==> flow/design.v <==
`timescale 1ns / 1ps
module display #(
    parameter IMAGE_WIDTH = 1280,
    parameter IMAGE_HEIGHT = 720,
    parameter START_WIDTH = 7,
    parameter START_HEIGHT = 0,
    parameter UNIT = "angle"
)
(
    input clk,
    input rstn,
  input wire [23:0] s_axis_tdata,  
  input wire s_axis_tvalid,  
  output wire s_axis_tready,  
  input wire s_axis_tlast,  
  input wire s_axis_tuser,  
  output wire [23:0] m_axis_tdata,  
  output wire m_axis_tvalid,  
  input wire m_axis_tready,  
  output wire m_axis_tlast,  
  output wire m_axis_tuser,  
    input wire [31:0] angle
    );
    localparam TOTAL_WIDTH = (UNIT == "current") ? 5 : (UNIT == "voltage") ? 3 : 4;
    wire [3:0] hundreds = angle[11:8];
    wire [3:0] tens = angle[7:4];
    wire [3:0] ones = angle[3:0];
  wire          ready = m_axis_tready;
  wire          valid = s_axis_tvalid;
  wire [23:0]   data = s_axis_tdata;
  wire          last = s_axis_tlast;
  wire          user = s_axis_tuser;
  assign s_axis_tready = ready;
  assign m_axis_tvalid = valid;
  assign m_axis_tlast = last;
  assign m_axis_tuser = user;
  reg [$clog2(IMAGE_WIDTH)-1:0] pix_counter;
  reg [$clog2(IMAGE_HEIGHT)-1:0] line_number;
  wire pixel_valid;
  always @(posedge clk) begin
    if (!rstn) begin  
      pix_counter <= 0;
      line_number <= 0;
    end else if (ready && valid && user) begin  
      pix_counter <= 1;
      line_number <= 0;
    end else begin
      if (ready && valid) begin
        if (pix_counter == IMAGE_WIDTH-1 || last) begin
          pix_counter <= 0;
          line_number <= line_number + 1;
        end else begin
          pix_counter <= pix_counter + 1;
        end
      end
    end
  end
(* ram_type = "distributed" *) reg [7:0] font_rom [0:15][0:7];
initial begin
  font_rom[0][0] = 8'b00111100;
  font_rom[0][1] = 8'b01000010;
  font_rom[0][2] = 8'b01000010;
  font_rom[0][3] = 8'b01000010;
  font_rom[0][4] = 8'b01000010;
  font_rom[0][5] = 8'b01000010;
  font_rom[0][6] = 8'b01000010;
  font_rom[0][7] = 8'b00111100;
  font_rom[1][0] = 8'b00001000;
  font_rom[1][1] = 8'b00011000;
  font_rom[1][2] = 8'b00101000;
  font_rom[1][3] = 8'b00001000;
  font_rom[1][4] = 8'b00001000;
  font_rom[1][5] = 8'b00001000;
  font_rom[1][6] = 8'b00001000;
  font_rom[1][7] = 8'b00111100;
  font_rom[2][0] = 8'b00111100;
  font_rom[2][1] = 8'b01000010;
  font_rom[2][2] = 8'b00000010;
  font_rom[2][3] = 8'b00000100;
  font_rom[2][4] = 8'b00001000;
  font_rom[2][5] = 8'b00110000;
  font_rom[2][6] = 8'b01000000;
  font_rom[2][7] = 8'b01111110;
  font_rom[3][0] = 8'b00111100;
  font_rom[3][1] = 8'b01000010;
  font_rom[3][2] = 8'b00000010;
  font_rom[3][3] = 8'b00011100;
  font_rom[3][4] = 8'b00000010;
  font_rom[3][5] = 8'b00000010;
  font_rom[3][6] = 8'b01000010;
  font_rom[3][7] = 8'b00111100;
  font_rom[4][0] = 8'b00000100;
  font_rom[4][1] = 8'b00001100;
  font_rom[4][2] = 8'b00010100;
  font_rom[4][3] = 8'b00100100;
  font_rom[4][4] = 8'b01000100;
  font_rom[4][5] = 8'b01111110;
  font_rom[4][6] = 8'b00000100;
  font_rom[4][7] = 8'b00000100;
  font_rom[5][0] = 8'b01111110;
  font_rom[5][1] = 8'b01000000;
  font_rom[5][2] = 8'b01000000;
  font_rom[5][3] = 8'b01111100;
  font_rom[5][4] = 8'b00000010;
  font_rom[5][5] = 8'b00000010;
  font_rom[5][6] = 8'b01000010;
  font_rom[5][7] = 8'b00111100;
  font_rom[6][0] = 8'b00111100;
  font_rom[6][1] = 8'b01000010;
  font_rom[6][2] = 8'b01000000;
  font_rom[6][3] = 8'b01111100;
  font_rom[6][4] = 8'b01000010;
  font_rom[6][5] = 8'b01000010;
  font_rom[6][6] = 8'b01000010;
  font_rom[6][7] = 8'b00111100;
  font_rom[7][0] = 8'b01111110;
  font_rom[7][1] = 8'b00000010;
  font_rom[7][2] = 8'b00000100;
  font_rom[7][3] = 8'b00001000;
  font_rom[7][4] = 8'b00010000;
  font_rom[7][5] = 8'b00100000;
  font_rom[7][6] = 8'b00100000;
  font_rom[7][7] = 8'b00100000;
  font_rom[8][0] = 8'b00111100;
  font_rom[8][1] = 8'b01000010;
  font_rom[8][2] = 8'b01000010;
  font_rom[8][3] = 8'b00111100;
  font_rom[8][4] = 8'b01000010;
  font_rom[8][5] = 8'b01000010;
  font_rom[8][6] = 8'b01000010;
  font_rom[8][7] = 8'b00111100;
  font_rom[9][0] = 8'b00111100;
  font_rom[9][1] = 8'b01000010;
  font_rom[9][2] = 8'b01000010;
  font_rom[9][3] = 8'b01000010;
  font_rom[9][4] = 8'b00111110;
  font_rom[9][5] = 8'b00000010;
  font_rom[9][6] = 8'b01000010;
  font_rom[9][7] = 8'b00111100;
  font_rom[10][0] = 8'b00110000;
  font_rom[10][1] = 8'b01001000;
  font_rom[10][2] = 8'b01001000;
  font_rom[10][3] = 8'b00110000;
  font_rom[10][4] = 8'b00000000;
  font_rom[10][5] = 8'b00000000;
  font_rom[10][6] = 8'b00000000;
  font_rom[10][7] = 8'b00000000;
  font_rom[11][0] = 8'b01000010;
  font_rom[11][1] = 8'b01000010;
  font_rom[11][2] = 8'b01000010;
  font_rom[11][3] = 8'b01000010;
  font_rom[11][4] = 8'b00100100;
  font_rom[11][5] = 8'b00100100;
  font_rom[11][6] = 8'b00100100;
  font_rom[11][7] = 8'b00011000;
  font_rom[12][0] = 8'b00000000;
  font_rom[12][1] = 8'b00000000;
  font_rom[12][2] = 8'b00000000;
  font_rom[12][3] = 8'b00000000;
  font_rom[12][4] = 8'b00110110;
  font_rom[12][5] = 8'b01001001;
  font_rom[12][6] = 8'b01001001;
  font_rom[12][7] = 8'b01001001;
  font_rom[13][0] = 8'b00011000;
  font_rom[13][1] = 8'b00100100;
  font_rom[13][2] = 8'b00100100;
  font_rom[13][3] = 8'b00100100;
  font_rom[13][4] = 8'b01111110;
  font_rom[13][5] = 8'b01000010;
  font_rom[13][6] = 8'b01000010;
  font_rom[13][7] = 8'b01000010;
  font_rom[14][0] = 8'b00000000;
  font_rom[14][1] = 8'b01100110;
  font_rom[14][2] = 8'b01100110;
  font_rom[14][3] = 8'b01100110;
  font_rom[14][4] = 8'b01100110;
  font_rom[14][5] = 8'b01100110;
  font_rom[14][6] = 8'b01100110;
  font_rom[14][7] = 8'b00000000;
  font_rom[15][0] = 8'b00000000;
  font_rom[15][1] = 8'b00000000;
  font_rom[15][2] = 8'b00000000;
  font_rom[15][3] = 8'b00000000;
  font_rom[15][4] = 8'b00000000;
  font_rom[15][5] = 8'b00000000;
  font_rom[15][6] = 8'b00000000;
  font_rom[15][7] = 8'b00000000;
end
    wire [3:0] unit_1;
    wire [3:0] unit_2;
    generate
        if(UNIT == "angle") begin
            assign unit_1 = 4'd10;
            assign unit_2 = 4'd0;
        end else if(UNIT == "voltage") begin
            assign unit_1 = 4'd11;
            assign unit_2 = 4'd0;
        end else if (UNIT == "current") begin
            assign unit_1 = 4'd12;
            assign unit_2 = 4'd13;
        end else if (UNIT == "stopgo") begin
            assign unit_1 = angle == 0 ? 4'd14 : 4'd0;
            assign unit_2 = 4'd0;
        end
    endgenerate
    wire [3:0] digit;
    generate
        if (UNIT == "stopgo") begin
            assign digit = (pix_counter[10:7] == START_WIDTH && angle == 1) ? 4'd14 : 4'd15;
        end else if(UNIT == "voltage") begin
            assign digit = (pix_counter[10:7] == START_WIDTH) ? tens :
                             (pix_counter[10:7] == START_WIDTH+1) ? ones :
                             (pix_counter[10:7] == START_WIDTH+2) ? unit_1 : 
                             (pix_counter[10:7] == START_WIDTH+3) ? unit_2 : 4'd15;
        end else begin
            assign digit = (pix_counter[10:7] == START_WIDTH) ? hundreds :
                             (pix_counter[10:7] == START_WIDTH+1) ? tens :
                             (pix_counter[10:7] == START_WIDTH+2) ? ones : 
                             (pix_counter[10:7] == START_WIDTH+3) ? unit_1 : 
                             (pix_counter[10:7] == START_WIDTH+4) ? unit_2 : 4'd0;
        end
    endgenerate
    wire start_write = (pix_counter[10:7] >= START_WIDTH && pix_counter[10:7] <= START_WIDTH+TOTAL_WIDTH-1) && (line_number >= START_HEIGHT && line_number < START_HEIGHT+128);
    wire [2:0] rom_row = line_number[6:4];      
    wire [2:0] rom_col = pix_counter[6:4];    
    wire pixel_on = start_write && font_rom[digit][rom_row][7 - rom_col];
    assign pixel_valid = valid && ready && pixel_on;
    assign m_axis_tdata = pixel_valid ? 'h00FF00 : data;
endmodule
# From RTL to reports: display
# The steps from the RTL of display to its reports follow in flow order.
# Line numbers count from 1 in the design file above.
# Cell names lack the library's common part.
# A cell with -- has no value.
# inputs
top_module	display
clk_port	clk
cell_library	sky130hd
lib_corner	tt_025C_1v80

# Word level
# Counts by Yosys on the flattened word-level netlist (proc, flatten, opt, wreduce; memories kept). Register bits leave out memories and registers merged into their read ports (data or address). Print and check cells are left out. Cells with the same type and inputs are merged into one.
# Memory sizes are those after Yosys's memory passes, which may raise the word count (mostly to a power of two), join words into wider ones and drop unused or constant bits.
# op_classes
addsub	4
cmp	4
n_eq	5
n_logic	1
reduce_logical	11
mux	8
n_shift	1
# ops
operator	n
24-bit two-way mux	1
4-bit two-way mux	4
4-bit equality test with constant B	3
11-bit by 1-bit adder with 11-bit output with constant B	1
11-bit equality test with constant B	1
11-bit two-way mux	1
10-bit by 1-bit adder with 10-bit output with constant B	1
10-bit by 1-bit greater-or-equal comparator with 1-bit output with constant B	1
10-bit by 8-bit less-than comparator with 1-bit output with constant B	1
8-bit by 4-bit variable part select with 1-bit output	1
1-bit logical AND	7
7-bit by 3-bit adder with 7-bit output	1
3-bit by 3-bit subtractor with 4-bit output with constant A	1
4-bit by 3-bit greater-or-equal comparator with 1-bit output with constant B	1
4-bit by 3-bit equality test with 1-bit output with constant B	1
4-bit <= comparator with constant B	1
2-bit AND reduction	1
2-bit nonzero test	1
2-bit OR reduction	1
1-bit two-way mux	2
1-bit logical OR	1
1-bit inverter	1
# word_totals
memories	1
output_inout_bits	28
input_bits	62
reg_bits	21
mem_bits_ro	896
word_cells	38
# memory_table
name	size	word_bits	read_ports	wr	line	rtl
font_rom	128	7	1	0	58	(* ram_type = "distributed" *) reg [7:0] font_rom [0:15][0:7];

# Longest topological paths
# Depth = most cells in a row (Yosys ltp): at word level without a register or memory, in the mapped netlist without a sequential cell, where the memories' decode and read muxes count.
# depth
word_depth	6
abc_area	0
ltp_mapped	13
ltp_nobuf	10

# Synthesis result
# Source: synth_stat.txt of the flow (Yosys; design flattened, memories mapped). It holds for the ABC_AREA given above (unset counts as 0); a run with the other value may have another netlist.
# synth_totals
buffers	33
area_mm2	0.0025612
cell_count	348
ff_cells	21
seq_area_mm2	0.0004204
# by_type
type	n	area_total_um2
dfxtp_1	21	420.403
a211oi_1	28	210.202
nor2_1	41	153.898
ha_1	10	125.12
nand2_1	30	112.608
xnor2_1	12	105.101
inv_1	26	97.594
a21oi_1	17	85.082
a211o_1	9	78.826
buf_4	9	67.565
xor2_1	7	61.309
buf_6	5	56.304
o21ai_0	11	55.053
nand3_1	10	50.048
buf_2	9	45.043
mux2i_1	4	40.038
clkbuf_1	10	37.536
a311oi_1	4	35.034
# Not listed: further types 49, cells in them 85.

# Worst setup path after synthesis
# OpenSTA on the mapped netlist: ideal clock, no wires. The path of least setup slack (recovery checks aside). Input and output delay are each 20% of the period. Register names are those of the netlist, which keeps one name where synthesis merged equal registers.
# synth_timing
path_kind	in2out
startpoint	in angle[0]
endpoint	out m_axis_tdata[16]
input_delay_ps	958
output_delay_ps	958
path_delay_ps	2253
driving_pins	11
t_required_ps	3832
n_path_buf	3
setup_slack_ps	621
t_arrival_ps	3211
t_first_pin_ps	958
tclk_ps	4790
period_less_setup_slack_ps	4169
# "path_delay_ps" is the arrival time less input delay plus setup time.
# A path that ends at an output port has no setup time.
# "driving_pins": output pins that drive a net of the path, with the launching flip-flop's if there is one; two outputs of one cell count as two.
# "period_less_setup_slack_ps" is the clock period less the worst setup slack; recovery checks do not enter. This is arithmetic on one report: input and output delays are still those of the set period (20% each).
# The rows between start and end are the longest chain of elaborated cells between them; the timing report does not say that the signal goes this way. Where chains are equally long, one stands for them.
# A line is the first line of the expression or statement that the cell stems from. Yosys adds cells for indexed reads and writes and turns some case tables into memories.
# A memory read counts as a cell of the chain, while the word-level depth stops at memories.
# synth_between
path_cell_list	mux2_2 -> a22o_4 -> buf_6 -> buf_2 -> a211oi_1 -> mux2i_1 -> a211oi_1 -> o21ai_0 -> nand3b_1 -> clkbuf_1 -> a211oi_1
elab_chain_cells	9
cells_between	9
lines_between	7
cone_classes	add/sub: 1; shift: 1; mux: 4; reduce/logical: 2; memory: 1
# synth_lines
item	line	rtl
from (decl)	22	input wire [31:0] angle
4-bit two-way mux	218	(pix_counter[10:7] == START_WIDTH+2) ? ones :
4-bit two-way mux	217	(pix_counter[10:7] == START_WIDTH+1) ? tens :
4-bit two-way mux	216	assign digit = (pix_counter[10:7] == START_WIDTH) ? hundreds :
7-bit by 3-bit adder with 7-bit output	226	wire pixel_on = start_write && font_rom[digit][rom_row][7 - rom_col];
memory 128 x 7 bit	58	(* ram_type = "distributed" *) reg [7:0] font_rom [0:15][0:7];
8-bit by 4-bit variable part select with 1-bit output	226
1-bit logical AND	226
1-bit logical AND	227	assign pixel_valid = valid && ready && pixel_on;
24-bit two-way mux	228	assign m_axis_tdata = pixel_valid ? 'h00FF00 : data;
to (decl)	17	output wire [23:0] m_axis_tdata,

# Path in the finished layout
# Path of least setup slack in the final report of flow run A (OpenROAD, finished layout, wires in). Where an end is a register, its clock arrival counts in the times.
# The path's times are printed in steps of 10 ps; the period is the one set.
# layout_timing
path_kind	in2out
startpoint	in angle[0]
endpoint	out m_axis_tdata[15]
output_delay_ps	1050
tclk_ps	5250
setup_slack_ps	90
t_first_pin_ps	1050
n_path_buf	6
input_delay_ps	1050
t_required_ps	4200
driving_pins	12
t_arrival_ps	4110
# The rows between start and end are the longest chain of elaborated cells between them; the timing report does not say that the signal goes this way. Where chains are equally long, one stands for them.
# A memory read counts as a cell of the chain, while the word-level depth stops at memories.
# layout_between
path_cell_list	clkdlybuf4s50_1 -> mux2_4 -> a22oi_4 -> buf_4 -> mux4_2 -> o2111ai_2 -> a2111oi_4 -> buf_4 -> clkbuf_16 -> buf_4 -> a211o_1 -> dlygate4sd2_1
elab_chain_cells	9
cells_between	9
lines_between	7
cone_classes	add/sub: 1; shift: 1; mux: 4; reduce/logical: 2; memory: 1
# layout_lines
item	line	rtl
from (decl)	22	input wire [31:0] angle
4-bit two-way mux	218	(pix_counter[10:7] == START_WIDTH+2) ? ones :
4-bit two-way mux	217	(pix_counter[10:7] == START_WIDTH+1) ? tens :
4-bit two-way mux	216	assign digit = (pix_counter[10:7] == START_WIDTH) ? hundreds :
7-bit by 3-bit adder with 7-bit output	226	wire pixel_on = start_write && font_rom[digit][rom_row][7 - rom_col];
memory 128 x 7 bit	58	(* ram_type = "distributed" *) reg [7:0] font_rom [0:15][0:7];
8-bit by 4-bit variable part select with 1-bit output	226
1-bit logical AND	226
1-bit logical AND	227	assign pixel_valid = valid && ready && pixel_on;
24-bit two-way mux	228	assign m_axis_tdata = pixel_valid ? 'h00FF00 : data;
to (decl)	17	output wire [23:0] m_axis_tdata,

# Record of 2 stored runs of the RTL-to-layout flow on display, platform sky130hd. The runs are unordered. Constraints: input delay and output delay 20% of the set period each, output load 0.01 pF.
# "worst_path_time_ps" is the time allowed to the run's worst setup path (the clock period less input and output delay, where it has them) less its slack. Clock arrival times count: a late capture clock shortens it, a late launch clock lengthens it.
# "design_power_w": no workload was simulated; the value follows from the tool's default switching activity.
# "worst_path_time_ps" is given in steps of 10 ps.
# A setting shown as n/a is not set for that run.
# Among the results, n/a means that no value is shown for the run.
name,flow run A,flow run B
period_ns,5.25,3.17
CAP_MARGIN,20,20
CORE_MARGIN,2,2
CORE_UTILIZATION,40,72
SLEW_MARGIN,20,10
CELL_PAD_IN_SITES_GLOBAL_PLACEMENT,n/a,0
CELL_PAD_IN_SITES_DETAIL_PLACEMENT,n/a,2
TNS_END_PERCENT,n/a,95
ABC_AREA,n/a,0
GPL_TIMING_DRIVEN,n/a,1
CTS_CLUSTER_SIZE,n/a,65
MAX_ROUTING_LAYER,n/a,met5
hold_ws_ps,490,n/a
die_footprint_mm2,0.0070594,n/a
finish.stdcell_area_mm2,0.0036948,n/a
worst_path_time_ps,3060,n/a
critical_path_kind,in2out,n/a
synth_chip_area_mm2,0.0025612,n/a
fin_tns_ps,0,n/a
design_power_w,0.0003424,n/a
worstSetupSlack_ps,93,n/a
# Flow run B: no final report: placement broke off with GPL-0301
